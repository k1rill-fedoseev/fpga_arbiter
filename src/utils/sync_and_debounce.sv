==> flow/design.v <==
module sync_and_debounce
# (
    parameter w = 1, depth = 8
)
(   
    input            clk,
    input            reset,
    input  [w - 1:0] sw_in,
    output [w - 1:0] sw_out
);
    genvar sw_cnt;
    generate
        for (sw_cnt = 0; sw_cnt < w; sw_cnt = sw_cnt + 1)
        begin : gen_sync_and_debounce
           sync_and_debounce_one
           # (.depth (depth))
           i_sync_and_debounce_one
           (    
              .clk    ( clk             ),
              .reset  ( reset           ),
              .sw_in  ( sw_in  [sw_cnt] ),
              .sw_out ( sw_out [sw_cnt] )
           );
        end
    endgenerate 
endmodule
module sync_and_debounce_one
# (
    parameter depth = 8
)
(   
    input      clk,
    input      reset,
    input      sw_in,
    output reg sw_out
);
    reg  [depth - 1:0] cnt;
    reg  [        2:0] sync;
    wire               sw_in_s;
    assign sw_in_s = sync [2];
    always @ (posedge clk or posedge reset)
        if (reset)
            sync <= 3'b0;
        else
            sync <= { sync [1:0], sw_in };
    always @ (posedge clk or posedge reset)
        if (reset)
            cnt <= { depth { 1'b0 } };
        else if (sw_out ^ sw_in_s)
            cnt <= cnt + 1'b1;
        else
            cnt <= { depth { 1'b0 } };
    always @ (posedge clk or posedge reset)
        if (reset)
            sw_out <= 1'b0;
        else if (cnt == { depth { 1'b1 } })
            sw_out <= sw_in_s;
endmodule
---- From RTL to reports: sync_and_debounce ----
What the tools print for sync_and_debounce, step after step.
Lines are those of the file above, counted from 1.
Cell names lack the library's common part.
Not given: n/a
inputs
  top module .............................. sync_and_debounce
  clock input ............................. clk
  cell library ............................ sky130hd
  timing corner ........................... tt_025C_1v80

---- After elaboration ----
Source: Yosys, flattened and elaborated, memories not mapped. Widths are those after wreduce; folded enables and synchronous resets count as part of the registers. Registers that Yosys merges into a memory's read port (data or address) are not register bits. Print and check cells do not count. Equal cells are merged and count once.
cells by class
  add/subtract/negate cells ............... 1
  equality and inequality tests ........... 1
  mux-type cells .......................... 1
  bitwise gates (word level) .............. 1
operators with widths
  kind                                          number
  adder 8 x 1 -> 8 bit (second input constant)  1
  equality test 8 bit (second input constant)   1
  2-to-1 mux 8 bit                              1
  bitwise XOR 1 bit                             1
bit counts
  flip-flop bits (word level) ............. 12
  bits of input ports ..................... 3
  output and inout bits ................... 1
  word-level cells ........................ 7

---- Longest topological paths ----
Yosys ltp: most cells in a row. Word level: on the elaborated netlist, between registers, memories and ports. Mapped: between sequential cells and ports; inverters and the memories' decode and read muxes count.
logic depth
  word-level depth ........................ 2
  ABC_AREA ................................ 0
  gate-level depth with buffers ........... 4
  depth with buffers taken out ............ 4

---- Mapped cells and area ----
Yosys stat after the flow's synthesis: flattened, memories mapped to cells. It holds for the ABC_AREA given above (unset counts as 0); a run with the other value may have another netlist.
The area totals of this step are shown rounded.
cell types
  cell type  number  total area (µm²)
  dfrtp_1    12      300.288
  xor2_1     3       26.275
  nand3_1    5       25.024
  nor2_1     5       18.768
  or3_1      3       18.768
  xnor2_1    2       17.517
  a21oi_1    3       15.014
  o21ai_0    3       15.014
  ha_1       1       12.512
  nand4_2    1       12.512
  mux2_2     1       11.261
  inv_1      2       7.507
  and2_1     1       6.256
  nand2_1    1       3.754
mapped netlist
  standard cells after synthesis .......... 43
  chip area (Yosys) ....................... 490.5 µm²
  sequential area ......................... 300.3 µm²
  mapped flip-flops ....................... 12
  buffer cells ............................ 0
By module: a second synthesis without flattening, with its own total; a netlist apart from the flattened one above.
second synthesis, totals
  cell total of the unflattened synthesis .. 42
  area (unflattened synthesis) ............ 484.2 µm²
Rows give one instance, submodules left out.
by module
  module                            instances  cells  area (µm²)  seq. area (µm²)
  sync_and_debounce_one #(depth=8)  1          42     484.2       300.3
  sync_and_debounce                 1          0      0.0         0.0

---- Timing after synthesis ----
Source: OpenSTA report_checks on the synthesized netlist (no wires, ideal clock, input and output delay 20% of the period each), path of least setup slack; recovery checks are left aside. Register names are those of the netlist, which keeps one name where synthesis merged equal registers.
timing after synthesis
  path type ............................... register -> register
  start ................................... reg gen_sync_and_debounce[0].i_sync_and_debounce_one.cnt[0]
  end ..................................... reg gen_sync_and_debounce[0].i_sync_and_debounce_one.sw_out
  clock period ............................ 1210 ps
  setup time .............................. 125 ps
  launch time at the first pin ............ 0 ps
  arrival ................................. 1089 ps
  required time ........................... 1085 ps
  path slack .............................. -4 ps
  delay of the path ....................... 1214 ps
  stages .................................. 5
  path buffers ............................ 0
  synthesis period reached ................ 1214 ps
"delay of the path" is the arrival time less input delay plus setup time.
"stages" counts driving pins, that of a launching flip-flop among them; a cell with two outputs on the path counts twice.
"synthesis period reached" is the clock period less the worst setup slack; recovery checks do not enter. This is arithmetic on one report: input and output delays are still those of the set period (20% each).
The rows between start and end are the longest chain of elaborated cells between them; the timing report does not say that the signal goes this way. Where chains are equally long, one stands for them.
A line is the first line of the expression or statement that the cell stems from. Yosys adds cells for indexed reads and writes and turns some case tables into memories.
A register here has more assigning lines than the two given.
on the way, after synthesis
  cells stage by stage .................... dfrtp_1 > ha_1 > nand3_1 > nor2_1 > mux2_2
  cells in the longest elaborated chain ... 1
  elaborated cells on any way between the ends .. 1
  RTL lines with such cells ............... 1
  classes of those cells .................. 1 x eq/ne
RTL lines, path after synthesis
  what                 line  source
  start: declaration   37    reg  [depth - 1:0] cnt;
  start: assignment    48    cnt <= { depth { 1'b0 } };
  start: assignment    50    cnt <= cnt + 1'b1;
  equality test 8 bit  56    else if (cnt == { depth { 1'b1 } })
  end: assignment      55    sw_out <= 1'b0;
  end: assignment      57    sw_out <= sw_in_s;
  end: declaration     35    output reg sw_out

Add stored flow runs of sync_and_debounce

Below are 2 stored runs of the flow (Yosys, OpenROAD; platform sky130hd) on sync_and_debounce, each with its settings, unordered. Constraints: input delay and output delay 20% of the set period each, output load 0.01 pF.

---- flow run A ----
settings
  period_ns = 1.58
  CORE_UTILIZATION = 57
  CORE_ASPECT_RATIO = 1.96
  CORE_MARGIN = 2
  CELL_PAD_IN_SITES_GLOBAL_PLACEMENT = 0
  GPL_TIMING_DRIVEN = 0
  CTS_CLUSTER_DIAMETER = 79
  MIN_ROUTING_LAYER = met1
  CAP_MARGIN = 20
  SLEW_MARGIN = 20
results
  unfinished; error PDN-0185 in floorplanning

---- flow run B ----
settings
  period_ns = 1.33
  CORE_UTILIZATION = 57
  SETUP_SLACK_MARGIN = 0.0
  PLACE_DENSITY_LB_ADDON = 0.09
  CELL_PAD_IN_SITES_GLOBAL_PLACEMENT = 3
  CELL_PAD_IN_SITES_DETAIL_PLACEMENT = 1
  GPL_TIMING_DRIVEN = 1
  CTS_CLUSTER_DIAMETER = 226
  MIN_ROUTING_LAYER = met2
  MAX_ROUTING_LAYER = met4
  CAP_MARGIN = 20
  CORE_MARGIN = 2
  SLEW_MARGIN = 20
results
  unfinished; error PDN-0185 in floorplanning
